==> flow/design.v <==
`timescale 1ns / 1ps
module CLKSignals(
    input CLKFast,
    output HZ1,
    output HZ2,
    output HZ128,
    output HZ25M,
    output HZ5,
    output HZ40
    );
    HUNDREDHZCLK hz128clk(CLKFast, HZ128);
    ONEHZCLK hz1clk(CLKFast, HZ1);
    TWOHZCLK hz2clk(CLKFast, HZ2);
    TWENTYFIVEMEGCLK hz25mclk(CLKFast, HZ25M);
    FIVEHZCLK CLKFst(CLKFast, HZ5);
    FORTYHZCLK Clk40(CLKFast, HZ40);
endmodule
module FORTYHZCLK(clk100Mhz, slow40HZ);
input clk100Mhz;  
output reg slow40HZ;  
reg[27:0] counter;
initial
begin
  counter = 0;
  slow40HZ = 0;
end
always @ (posedge clk100Mhz)
begin
  if(counter == 1250000) begin
    counter <= 1;
    slow40HZ <= ~slow40HZ;
  end
  else begin
    counter <= counter + 1;
  end
end
endmodule
module FIVEHZCLK(clk100Mhz, slowClk50M);
input clk100Mhz;  
output reg slowClk50M;  
reg[27:0] counter;
initial
begin
  counter = 0;
  slowClk50M = 0;
end
always @ (posedge clk100Mhz)
begin
  if(counter == 10000000) begin
    counter <= 1;
    slowClk50M <= ~slowClk50M;
  end
  else begin
    counter <= counter + 1;
  end
end
endmodule
module TWENTYFIVEMEGCLK(clk100Mhz, slowClk50M);
input clk100Mhz;  
output reg slowClk50M;  
reg[27:0] counter;
initial
begin
  counter = 0;
  slowClk50M = 0;
end
always @ (posedge clk100Mhz)
begin
  if(counter == 2) begin
    counter <= 1;
    slowClk50M <= ~slowClk50M;
  end
  else begin
    counter <= counter + 1;
  end
end
endmodule
module HUNDREDHZCLK(clk100Mhz, slowClk128);
  input clk100Mhz;  
  output reg slowClk128;  
  reg[27:0] counter;
  initial
  begin
    counter = 0;
    slowClk128 = 0;
  end
  always @ (posedge clk100Mhz)
  begin
    if(counter == 195312) begin
      counter <= 1;
      slowClk128 <= ~slowClk128;
    end
    else begin
      counter <= counter + 1;
    end
  end
endmodule
module ONEHZCLK(clk100Mhz, slowClk);
  input clk100Mhz;  
  output reg slowClk;  
  reg[27:0] counter;
  initial
  begin
    counter = 0;
    slowClk = 0;
  end
  always @ (posedge clk100Mhz)
  begin
    if(counter == 50000000) begin
      counter <= 1;
      slowClk <= ~slowClk;
    end
    else begin
      counter <= counter + 1;
    end
  end
endmodule
module TWOHZCLK(clk100Mhz, slowCLKTwoHz);
  input clk100Mhz;  
  output reg slowCLKTwoHz;  
  reg[27:0] counter;
  initial
  begin
    counter = 0;
    slowCLKTwoHz = 0;
  end
  always @ (posedge clk100Mhz)
  begin
    if(counter == 25000000) begin
      counter <= 1;
      slowCLKTwoHz <= ~slowCLKTwoHz;
    end
    else begin
      counter <= counter + 1;
    end
  end
endmodule
Step by step through the tools: CLKSignals
What the tools print for CLKSignals, step after step.
Line numbers count from 1 in the design file above.
Operators carry their Yosys type and port widths (W data, S select, Z words).
{"block": "design", "top": "CLKSignals", "clock": "CLKFast", "library": "sky130hd", "lib_corner": "tt_025C_1v80"}

Word level
Yosys after proc, flatten, opt, wreduce and memory -nomap, before mapping. Enables and synchronous resets that opt folds into registers are not counted as muxes. Memory bits, and registers merged into a memory's read port (data or address), are not among the register bits. Print and check cells are not counted. Equal cells are merged and count once.
{"block": "op_classes", "add_sub_neg": 6, "equal": 6, "logic": 6}
{"block": "ops", "operator": "$add A28 B1 Y28 const B", "n": 6}
{"block": "ops", "operator": "$eq A28 B18 Y1 const B", "n": 1}
{"block": "ops", "operator": "$eq A28 B2 Y1 const B", "n": 1}
{"block": "ops", "operator": "$eq A28 B21 Y1 const B", "n": 1}
{"block": "ops", "operator": "$eq A28 B24 Y1 const B", "n": 1}
{"block": "ops", "operator": "$eq A28 B25 Y1 const B", "n": 1}
{"block": "ops", "operator": "$eq A28 B26 Y1 const B", "n": 1}
{"block": "ops", "operator": "$not A1 Y1", "n": 6}
{"block": "bits", "register_bits": 174, "input_bits": 1, "elab_cells": 30}

Longest topological paths
Yosys ltp: most cells in a row. Word level: on the elaborated netlist, between registers, memories and ports. Mapped: between sequential cells and ports; inverters and the memories' decode and read muxes count.
{"block": "logic_depth", "ltp_word": 1, "ABC_AREA": 0, "mapped_depth": 8, "depth_no_buf": 7}

Mapped cells and area
Yosys stat after the flow's synthesis: flattened, memories mapped to cells. It holds for the ABC_AREA given above (unset counts as 0); a run with the other value may have another netlist.
{"block": "types", "type": "sky130_fd_sc_hd__dfxtp_1", "n": 168, "type_area_um2": 3.36E+03}
{"block": "types", "type": "sky130_fd_sc_hd__xnor2_1", "n": 88, "type_area_um2": 770.739}
{"block": "types", "type": "sky130_fd_sc_hd__xor2_1", "n": 56, "type_area_um2": 490.47}
{"block": "types", "type": "sky130_fd_sc_hd__nand3_1", "n": 76, "type_area_um2": 380.365}
{"block": "types", "type": "sky130_fd_sc_hd__nand4_1", "n": 49, "type_area_um2": 306.544}
{"block": "types", "type": "sky130_fd_sc_hd__nor2_1", "n": 74, "type_area_um2": 277.766}
{"block": "types", "type": "sky130_fd_sc_hd__nand2_1", "n": 54, "type_area_um2": 202.694}
{"block": "types", "type": "sky130_fd_sc_hd__edfxtp_1", "n": 6, "type_area_um2": 180.173}
{"block": "types", "type": "sky130_fd_sc_hd__and3_1", "n": 25, "type_area_um2": 156.4}
{"block": "types", "type": "sky130_fd_sc_hd__ha_1", "n": 12, "type_area_um2": 150.144}
{"block": "types", "type": "sky130_fd_sc_hd__nor3_1", "n": 25, "type_area_um2": 125.12}
{"block": "types", "type": "sky130_fd_sc_hd__and4_1", "n": 14, "type_area_um2": 122.618}
{"block": "types", "type": "sky130_fd_sc_hd__nor4b_1", "n": 11, "type_area_um2": 96.342}
{"block": "types", "type": "sky130_fd_sc_hd__inv_1", "n": 25, "type_area_um2": 93.84}
{"block": "types", "type": "sky130_fd_sc_hd__nor4_1", "n": 11, "type_area_um2": 68.816}
{"block": "types", "type": "sky130_fd_sc_hd__clkbuf_1", "n": 13, "type_area_um2": 48.797}
{"block": "types", "type": "sky130_fd_sc_hd__nand2b_1", "n": 7, "type_area_um2": 43.792}
{"block": "types", "type": "sky130_fd_sc_hd__nor4_2", "n": 3, "type_area_um2": 37.536}
Not listed: further types 17, cells in them 42.
{"block": "mapped", "cells": 759, "mapped_area_um2": 7224.4, "sequential_area_um2": 3543.4, "ff_cells": 174, "n_buf": 14}
By module: a second synthesis without flattening, with its own total; a netlist apart from the flattened one above.
{"block": "hier_totals", "cells_unflattened": 801, "hier_area_um2": 7761.2}
Each row is one instance without its submodules.
{"block": "by_module", "module": "ONEHZCLK", "instances": 1, "cells": 138, "area_um2": 1333.8, "mod_seq_area_um2": 590.6}
{"block": "by_module", "module": "FIVEHZCLK", "instances": 1, "cells": 142, "area_um2": 1306.3, "mod_seq_area_um2": 590.6}
{"block": "by_module", "module": "HUNDREDHZCLK", "instances": 1, "cells": 132, "area_um2": 1298.7, "mod_seq_area_um2": 590.6}
{"block": "by_module", "module": "FORTYHZCLK", "instances": 1, "cells": 132, "area_um2": 1278.7, "mod_seq_area_um2": 590.6}
{"block": "by_module", "module": "TWOHZCLK", "instances": 1, "cells": 134, "area_um2": 1275.0, "mod_seq_area_um2": 590.6}
{"block": "by_module", "module": "TWENTYFIVEMEGCLK", "instances": 1, "cells": 123, "area_um2": 1268.7, "mod_seq_area_um2": 590.6}
{"block": "by_module", "module": "CLKSignals", "instances": 1, "cells": 0, "area_um2": 0.0, "mod_seq_area_um2": 0.0}

Path before layout
Source: OpenSTA report_checks on the synthesized netlist (no wires, ideal clock, input and output delay 20% of the period each), path of least setup slack; recovery checks are left aside. Register names are those of the netlist, which keeps one name where synthesis merged equal registers.
{"block": "synth_timing", "path_kind": "reg2reg", "startpoint": "register hz2clk.counter[15]", "endpoint": "register hz2clk.counter[1]", "tclk_ps": 2690, "t_first_pin_ps": 0, "t_arrival_ps": 1844, "path_slack_ps": 733, "delay_ps": 1957, "stages": 6, "period_less_setup_slack_ps": 1957}
"delay_ps" is the arrival time less input delay plus setup time.
"stages": output pins that drive a net of the path, with the launching flip-flop's if there is one; two outputs of one cell count as two.
"period_less_setup_slack_ps" = period - worst setup slack (recovery checks aside). The figure is calculated, with input and output delays left at 20% of the set period.
Between the ends stands the longest chain of elaborated cells between them, by number of cells; it is not shown to be the way that was timed. Of several equally long chains one is given.
Each line given opens the expression or statement behind the cell; cells for indexed reads and writes are added by Yosys, which also makes memories of some case tables.
{"block": "synth_via", "cell_sequence": "sky130_fd_sc_hd__dfxtp_1 sky130_fd_sc_hd__or4_1 sky130_fd_sc_hd__or4_4 sky130_fd_sc_hd__or3_1 sky130_fd_sc_hd__buf_2 sky130_fd_sc_hd__and2_4", "elab_chain_len": 1, "cells_between": 1, "classes_between": "eq/ne: 1"}
{"block": "synth_lines", "item": "start: declaration", "line": 121, "source": "reg[27:0] counter;"}
{"block": "synth_lines", "item": "start: assignment", "line": 130, "source": "counter <= 1;"}
{"block": "synth_lines", "item": "start: assignment", "line": 134, "source": "counter <= counter + 1;"}
{"block": "synth_lines", "item": "$eq A28 B25 Y1", "line": 129, "source": "if(counter == 25000000) begin"}
{"block": "synth_lines", "item": "end: assignment", "line": 130}
{"block": "synth_lines", "item": "end: assignment", "line": 134}
{"block": "synth_lines", "item": "end: declaration", "line": 121}

Path in the finished layout
From the final timing report of flow run A: the path of least setup slack in the routed layout; clock arrival at registers is part of the times.
The path's times are printed in steps of 10 ps; the period is the one set.
{"block": "layout_timing", "path_kind": "reg2reg", "startpoint": "register hz2clk.counter[15]", "endpoint": "register hz2clk.counter[21]", "tclk_ps": 2260, "t_first_pin_ps": 430, "t_arrival_ps": 2370, "path_slack_ps": 210, "stages": 6}
Between the ends stands the longest chain of elaborated cells between them, by number of cells; it is not shown to be the way that was timed. Of several equally long chains one is given.
{"block": "layout_via", "cell_sequence": "sky130_fd_sc_hd__dfxtp_1 sky130_fd_sc_hd__or4_1 sky130_fd_sc_hd__or4_4 sky130_fd_sc_hd__or3_1 sky130_fd_sc_hd__nand3_1 sky130_fd_sc_hd__o21ai_1", "elab_chain_len": 1, "cells_between": 2, "classes_between": "add/sub: 1; eq/ne: 1"}
{"block": "layout_lines", "item": "start: declaration", "line": 121, "source": "reg[27:0] counter;"}
{"block": "layout_lines", "item": "start: assignment", "line": 130, "source": "counter <= 1;"}
{"block": "layout_lines", "item": "start: assignment", "line": 134, "source": "counter <= counter + 1;"}
{"block": "layout_lines", "item": "$add A28 B1 Y28", "line": 134}
{"block": "layout_lines", "item": "end: assignment", "line": 130}
{"block": "layout_lines", "item": "end: assignment", "line": 134}
{"block": "layout_lines", "item": "end: declaration", "line": 121}

Lab notebook: CLKSignals

Top module CLKSignals; platform sky130hd; tools Yosys and OpenROAD; 2 stored runs in no particular order. Input and output delays are each 20% of the period that was set; the output load is 0.01 pF.
By "totalPower_uw" is meant OpenSTA's value without simulated activity: inputs other than the clock are taken to toggle once in ten clock periods, and the tool carries that through the logic.

{"run": "flow run A", "settings": { "period_ns": 2.26, "CORE_UTILIZATION": 61, "CAP_MARGIN": 20, "CORE_MARGIN": 2, "SLEW_MARGIN": 20 }, "results": { "worstSetupSlack_ps": 208, "final_die_area_um2": 12729.5, "timing.hold.ws_ps": 429, "totalPower_uw": 5944, "post_synth_area_um2": 7224.4, "cell_area_final_um2": 8142.8 }}
{"run": "flow run B", "settings": { "period_ns": 2.48, "CORE_UTILIZATION": 71, "SETUP_SLACK_MARGIN": -0.25, "PLACE_DENSITY": 0.58, "CORE_ASPECT_RATIO": 1.13, "CORE_MARGIN": 2, "ABC_AREA": 1, "SLEW_MARGIN": 35, "MAX_ROUTING_LAYER": "met4", "CAP_MARGIN": 20 }, "results": { "worstSetupSlack_ps": 616, "final_die_area_um2": 13971.6, "timing.hold.ws_ps": 414, "totalPower_uw": 5393, "post_synth_area_um2": 9258.9, "cell_area_final_um2": 10098.4 }}
